==> flow/design.v <==
module max(clk, valid_in,enable,in1,in2,max_out);
input clk, enable,valid_in;
input [31:0]  in1,in2;
output reg [31:0]max_out;
always @(posedge clk) begin
	if(~enable) begin
		max_out=32'd0;
	end
	else if(valid_in) begin
			if		  (in1[31]< in2[31] ) max_out=in1;
			else if (in1[31] > in2[31]) max_out=in2;
			else if (in1[30:0]==in2[30:0]) max_out=in1;
			else if (in1[30:0] < in2[30:0]) max_out=in2;
			else if (in1[30:0] > in2[30:0]) max_out=in1;
	end 
end
endmodule 
module max_4to1(clk,read, valid_in, enable, w1,w2,w3,w4,out);
input clk, valid_in,enable;
input [31:0]  w1, w2, w3, w4;
input read;
output reg [31:0]out;
wire [31:0] max1, max2,max3;
always @(posedge clk) begin
	if(read) out=max3;
	else out=32'b0;
end
max m1(	.clk(clk), 
			.enable(enable),
			.valid_in(valid_in),
			.in1(w1),
			.in2(w2),
			.max_out(max1));
max m2 (	.clk(clk),
			.valid_in(valid_in),
			.enable (enable),
			.in1(w3),
			.in2(w4),
			.max_out(max2)
			);
max m3(  .clk(clk),
			.valid_in(valid_in),
			.enable(enable),
			.in1(max1),
			.in2(max2),
			.max_out(max3)
			);
endmodule 
Reports on max_4to1
Tool output for the design above, in the order of the flow.
Line numbers count from 1 in the design file above.
{ "inputs": {"design": "max_4to1", "clock": "clk", "lib": "sky130hd", "pvt_corner": "tt_025C_1v80"} }

Word level
Yosys after proc, flatten, opt, wreduce and memory -nomap, before mapping. Memory bits, and registers merged into a memory's read port (data or address), are not among the register bits. Print and check cells are not counted. Equal cells are merged and count once.
{ "word_totals": {"in_bits": 132, "wordCells": 40, "ff_bits": 128} }
{ "op_classes": {"cmp": 12, "n_eq": 3, "n_reduce_logical": 6, "muxes": 15} }
{ "ops": {"columns": ["operator", "count"], "rows": [
  ["32-bit 2-to-1 mux", 15],
  ["31-bit greater-than comparator", 3],
  ["31-bit < comparator", 3],
  ["31-bit equality test", 3],
  ["5-bit nonzero test", 3],
  ["2-bit AND reduction", 3],
  ["1-bit greater-than comparator", 3],
  ["1-bit < comparator", 3]
]} }

Depth
Yosys ltp: most cells in a row. Word level: on the elaborated netlist, between registers, memories and ports. Mapped: between sequential cells and ports; inverters and the memories' decode and read muxes count.
{ "logic_depth": {"depth_word": 6, "abc_area": 0, "depth_mapped": 10} }

After synthesis
The flow's flattened synthesis, as Yosys stat reports it; memories are mapped. The netlist is that of the ABC_AREA named above (0 if unset); the other value can give another one.
{ "by_type": {"columns": ["type", "count", "area_total_um2"], "rows": [
  ["sky130_fd_sc_hd__dfxtp_1", 128, 2.56E+03],
  ["sky130_fd_sc_hd__ha_1", 93, 1.16E+03],
  ["sky130_fd_sc_hd__o21ai_0", 113, 565.542],
  ["sky130_fd_sc_hd__inv_1", 102, 382.867],
  ["sky130_fd_sc_hd__a21oi_1", 70, 350.336],
  ["sky130_fd_sc_hd__o221a_1", 30, 337.824],
  ["sky130_fd_sc_hd__mux2i_1", 31, 310.298],
  ["sky130_fd_sc_hd__o21a_1", 30, 225.216],
  ["sky130_fd_sc_hd__and2_1", 34, 212.704],
  ["sky130_fd_sc_hd__a31oi_1", 31, 193.936],
  ["sky130_fd_sc_hd__or3_1", 31, 193.936],
  ["sky130_fd_sc_hd__clkbuf_1", 36, 135.13],
  ["sky130_fd_sc_hd__a21o_1", 15, 112.608],
  ["sky130_fd_sc_hd__nand2_1", 25, 93.84],
  ["sky130_fd_sc_hd__nand4_1", 14, 87.584],
  ["sky130_fd_sc_hd__buf_6", 6, 67.565],
  ["sky130_fd_sc_hd__buf_2", 8, 40.038],
  ["sky130_fd_sc_hd__nand3_1", 6, 30.029]
]} }
Other cell types: 26; their cells: 46.
{ "synth_totals": {"ffs": 128, "mapped_cells": 849, "mapped_area_um2": 7435.9} }
By module: a second synthesis without flattening, with its own total; a netlist apart from the flattened one above.
{ "unflattened": {"hier_cells": 952, "area_unflattened_um2": 7986.4} }
Each row is one instance without its submodules.
{ "modules": {"columns": ["mod", "n_inst", "cells", "area_um2"], "rows": [
  ["max", 3, 295, 2363.5],
  ["max_4to1", 1, 67, 895.9]
]} }

Path before layout
OpenSTA on the mapped netlist: ideal clock, no wires. The path of least setup slack (recovery checks aside). Input and output delay are each 20% of the period. Register names are those of the netlist, which keeps one name where synthesis merged equal registers.
{ "synth_timing": {"path_kind": "input port to flip-flop", "from": "input w4[30]", "to": "register m2.max_out[10]", "delay_ns": 1.853, "launch_ns": 0.658, "t_arrival_ns": 2.392, "required_time_ns": 3.171, "path_slack_ns": 0.780, "in_delay_ns": 0.658, "stages": 9, "path_buffers": 1, "clock_period_ns": 3.29, "synth_period_reached_ns": 2.51} }
"delay_ns" = arrival - input delay + setup time.
"stages": output pins that drive a net of the path, with the launching flip-flop's if there is one; two outputs of one cell count as two.
"synth_period_reached_ns" is the clock period less the worst setup slack; recovery checks do not enter. This is arithmetic on one report: input and output delays are still those of the set period (20% each).
Between the ends stands the longest chain of elaborated cells between them, by number of cells; it is not shown to be the way that was timed. Of several equally long chains one is given.
A line is the first line of the expression or statement that the cell stems from. Yosys adds cells for indexed reads and writes and turns some case tables into memories.
At most two assigning lines are given for a register; there are more.
{ "synth_between": {"cell_sequence": "sky130_fd_sc_hd__inv_1 -> sky130_fd_sc_hd__ha_1 -> sky130_fd_sc_hd__nand4_1 -> sky130_fd_sc_hd__or2_0 -> sky130_fd_sc_hd__or3_1 -> sky130_fd_sc_hd__a31oi_2 -> sky130_fd_sc_hd__o211ai_2 -> sky130_fd_sc_hd__buf_6 -> sky130_fd_sc_hd__o221a_1", "elab_chain_len": 6} }
{ "synth_rtl": {"columns": ["element", "line", "rtl"], "rows": [
  ["start: declaration", 20, "input [31:0]  w1, w2, w3, w4;"],
  ["31-bit greater-than comparator", 14, "else if (in1[30:0] > in2[30:0]) max_out=in1;"],
  ["32-bit 2-to-1 mux", 14, null],
  ["32-bit 2-to-1 mux", 13, "else if (in1[30:0] < in2[30:0]) max_out=in2;"],
  ["32-bit 2-to-1 mux", 12, "else if (in1[30:0]==in2[30:0]) max_out=in1;"],
  ["32-bit 2-to-1 mux", 11, "else if (in1[31] > in2[31]) max_out=in2;"],
  ["32-bit 2-to-1 mux", 10, "if (in1[31]< in2[31] ) max_out=in1;"],
  ["end: assignment", 10, null],
  ["end: assignment", 11, null],
  ["end: declaration", 4, "output reg [31:0]max_out;"]
]} }

Timing after layout
From the final timing report of run 1: the path of least setup slack in the routed layout; clock arrival at registers is part of the times.
{ "layout_timing": {"path_kind": "flip-flop to flip-flop", "from": "register m2.max_out[15]", "to": "register m3.max_out[27]", "required_time_ns": 2.19, "path_slack_ns": -0.52, "path_buffers": 2, "clock_period_ns": 1.88, "t_arrival_ns": 2.71, "stages": 12, "launch_ns": 0.43} }
Between the ends stands the longest chain of elaborated cells between them, by number of cells; it is not shown to be the way that was timed. Of several equally long chains one is given.
At most two assigning lines are given for a register; there are more.
{ "layout_between": {"cell_sequence": "sky130_fd_sc_hd__dfxtp_1 -> sky130_fd_sc_hd__inv_1 -> sky130_fd_sc_hd__ha_1 -> sky130_fd_sc_hd__a21oi_4 -> sky130_fd_sc_hd__o21ai_2 -> sky130_fd_sc_hd__a221oi_2 -> sky130_fd_sc_hd__a22oi_2 -> sky130_fd_sc_hd__a221oi_4 -> sky130_fd_sc_hd__buf_6 -> sky130_fd_sc_hd__buf_12 -> sky130_fd_sc_hd__mux2i_4 -> sky130_fd_sc_hd__a21oi_2", "elab_chain_len": 6} }
{ "layout_rtl": {"columns": ["element", "line", "rtl"], "rows": [
  ["start: declaration", 4, "output reg [31:0]max_out;"],
  ["start: assignment", 10, "if (in1[31]< in2[31] ) max_out=in1;"],
  ["start: assignment", 11, "else if (in1[31] > in2[31]) max_out=in2;"],
  ["31-bit greater-than comparator", 14, "else if (in1[30:0] > in2[30:0]) max_out=in1;"],
  ["32-bit 2-to-1 mux", 14, null],
  ["32-bit 2-to-1 mux", 13, "else if (in1[30:0] < in2[30:0]) max_out=in2;"],
  ["32-bit 2-to-1 mux", 12, "else if (in1[30:0]==in2[30:0]) max_out=in1;"],
  ["32-bit 2-to-1 mux", 11, null],
  ["32-bit 2-to-1 mux", 10, null],
  ["end: assignment", 10, null],
  ["end: assignment", 11, null],
  ["end: declaration", 4, null]
]} }

Wiki page: max_4to1 / flow data

Below are 2 stored runs of the flow (Yosys, OpenROAD; platform sky130hd) on max_4to1, each with its settings and what was measured, unordered. Constraints: input delay and output delay 20% of the set period each, output load 0.01 pF.
"period_reached_ns" is the run's clock period less its worst setup slack. It is reckoned from that one timing run; input and output delays stay at 20% of the period that was set.
"worstPathTime_ns": the worst setup path's part of the clock period (all of it between registers, 20% less for each end at a port) less its slack. A launch clock that arrives late makes it longer, a capture clock that arrives late makes it shorter.
By "totalPower_mw" is meant OpenSTA's value without simulated activity: inputs other than the clock are taken to toggle once in ten clock periods, and the tool carries that through the logic.
[
  {
    "run": "run 1",
    "settings": { "period_ns": 1.88, "CORE_UTILIZATION": 43, "SETUP_SLACK_MARGIN": 0.27, "GPL_TIMING_DRIVEN": 1, "CTS_CLUSTER_SIZE": 42, "CTS_CLUSTER_DIAMETER": 200, "CAP_MARGIN": 0, "SLEW_MARGIN": 10, "CORE_MARGIN": 2 },
    "results": { "worstPathTime_ns": 2.40, "timing.worst_path_kind": "flip-flop to flip-flop", "design.die.area_um2": 18360.2, "post_route_stdcell_area_um2": 13452.9, "totalPower_mw": 9.667, "final_setup_tns_ns": -34.417, "holdWs_ns": 0.218, "fin_ws_ns": -0.525, "fin_util_frac": 0.786, "period_reached_ns": 2.405, "yosys_chip_area_um2": 7435.9 }
  },
  {
    "run": "run 2",
    "settings": { "period_ns": 3.15, "CORE_UTILIZATION": 65, "SETUP_SLACK_MARGIN": 0.52, "PLACE_DENSITY_LB_ADDON": 0.09, "CELL_PAD_IN_SITES_GLOBAL_PLACEMENT": 0, "ABC_AREA": 1, "GPL_ROUTABILITY_DRIVEN": 0, "CAP_MARGIN": 25, "SLEW_MARGIN": 30, "MIN_ROUTING_LAYER": "met1", "CORE_MARGIN": 2 },
    "results": { "totalPower_mw": 5.522, "design.die.area_um2": 13793.3, "worstPathTime_ns": 1.93, "timing.worst_path_kind": "input port to flip-flop", "fin_ws_ns": 0.592, "yosys_chip_area_um2": 8365.5, "final_setup_tns_ns": 0.000, "period_reached_ns": 2.558, "post_route_stdcell_area_um2": 10754.1, "fin_util_frac": 0.856, "holdWs_ns": 0.425 }
  }
]
