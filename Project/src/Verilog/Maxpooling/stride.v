==> flow/design.v <==
module stride #(parameter stride=2'd2, parameter WIDTH=10'd32)(clk, reset,enable,valid);
input clk,reset;
input enable;
output reg valid;
reg [9:0]c,r;   
always @(negedge clk) begin
	if(~reset) begin
		c=10'd0;
		r=10'd0;
		end 
	else if (enable) begin  
		c=c+10'd1;
			if (c==WIDTH) begin
				c=10'd0;
				r=r+10'd1;
				if(r==WIDTH) begin
					r=10'd0;
					c=10'd0;
					end 
				end 
		end 
	end 	
always @* begin
	if(enable) begin
			if((r%stride==0) & (c%stride==0)) begin
				valid=1;
			end 
			else valid=0;
			end
	else valid=0;
end 
endmodule 
=== Reports on stride ===
What the tools print for stride, step after step.
Line numbers count from 1 in the design file above.
Library cell names are shortened.
Not given: -

* Design top: stride
* Clock: clk
* Library: sky130hd
* Library corner: tt_025C_1v80

=== Word level ===
Yosys after proc, flatten, opt, wreduce and memory -nomap, before mapping. Enables and synchronous resets that opt folds into registers are not counted as muxes. Memory bits, and registers merged into a memory's read port (data or address), are not among the register bits. Print and check cells are not counted. Equal cells are merged and count once.

* Add/sub/neg operators: 2
* Equal/unequal tests: 2
* Muxes and demuxes: 4
* Bitwise operators: 1
* Reductions and logical operators: 3

{| class="wikitable"
|+ Operators by type and width
! operator !! count
|-
| logical NOT 32 bit || 2
|-
| adder 10 x 1 -> 10 bit (second input constant) || 2
|-
| equality test 10 x 6 -> 1 bit (second input constant) || 2
|-
| two-way mux 10 bit || 2
|-
| AND reduction 2 bit || 1
|-
| two-way mux 1 bit || 2
|-
| AND 1 bit || 1
|}

* Register bits: 20
* Word-level cells: 14

=== Depth ===
Depth = most cells in a row (Yosys ltp): at word level without a register or memory, in the mapped netlist without a sequential cell, where the memories' decode and read muxes count.

* Depth after elaboration: 4
* ABC_AREA: 0
* Depth in mapped cells: 7
* Depth with buffers taken out: 7

=== Synthesis result ===
Source: synth_stat.txt of the flow (Yosys; design flattened, memories mapped). It holds for the ABC_AREA given above (unset counts as 0); a run with the other value may have another netlist.
Totals and module areas in this step are rounded.

{| class="wikitable"
|+ Cells by type
! cell type !! count !! area in all (um^2)
|-
| dfxtp_1 || 20 || 400.384
|-
| and2_1 || 13 || 81.328
|-
| xnor2_1 || 9 || 78.826
|-
| nand2_1 || 18 || 67.565
|-
| xor2_1 || 6 || 52.55
|-
| nand3_1 || 9 || 45.043
|-
| mux2i_1 || 3 || 30.029
|-
| nor3b_1 || 4 || 30.029
|-
| nor4b_2 || 2 || 30.029
|-
| a41oi_4 || 1 || 27.526
|-
| ha_1 || 2 || 25.024
|-
| nand4_1 || 4 || 25.024
|-
| nand3b_4 || 1 || 20.019
|-
| and3_1 || 3 || 18.768
|-
| and4_1 || 2 || 17.517
|-
| clkbuf_1 || 4 || 15.014
|-
| nor2_1 || 4 || 15.014
|-
| o21a_1 || 2 || 15.014
|}

Other cell types: 21; their cells: 28.

* Standard cells after synthesis: 135
* Cell area after synthesis: 0.0012 mm^2
* Area of sequential cells: 0.0004 mm^2
* Flip-flop cells: 20
* Buffer cells: 6

Subject: flow runs of stride

Hi,

Record of 2 stored runs of the RTL-to-layout flow on stride, platform sky130hd. The runs are unordered. Constraints: input delay and output delay 20% of the set period each, output load 0.01 pF.
"total power of the final layout" rests on the timing tool's default activity at the inputs, not on a simulated workload.
Measured values are rounded.

=== Entry A ===
{| class="wikitable"
! Setting !! Value
|-
| period_ns || 2.54
|-
| CORE_UTILIZATION || 66
|-
| SETUP_SLACK_MARGIN || 0.33
|-
| PLACE_DENSITY_LB_ADDON || 0.05
|-
| HOLD_SLACK_MARGIN || 0.13
|-
| GPL_ROUTABILITY_DRIVEN || 0
|-
| MIN_ROUTING_LAYER || met1
|-
| CAP_MARGIN || 20
|-
| CORE_MARGIN || 2
|-
| SLEW_MARGIN || 20
|-
! Result !! Value
|-
| Area of the synthesized netlist || 0.0012 mm^2
|-
| Overall die area || 0.00217 mm^2
|-
| Standard-cell area after routing || 0.00166 mm^2
|-
| Utilization after routing || 0.971
|-
| Smallest setup slack || -0.313 ns
|-
| Summed negative setup slack || -0.321 ns
|-
| Total power of the final layout || 0.692 mW
|}

=== Entry B ===
{| class="wikitable"
! Setting !! Value
|-
| period_ns || 5.75
|-
| CAP_MARGIN || 20
|-
| CORE_MARGIN || 2
|-
| CORE_UTILIZATION || 40
|-
| SLEW_MARGIN || 20
|-
! Result !! Value
|-
| Area of the synthesized netlist || 0.0012 mm^2
|-
| Overall die area || 0.00345 mm^2
|-
| Standard-cell area after routing || 0.00135 mm^2
|-
| Utilization after routing || 0.481
|-
| Smallest setup slack || 0.237 ns
|-
| Summed negative setup slack || 0.000 ns
|-
| Total power of the final layout || 0.277 mW
|}

Regards
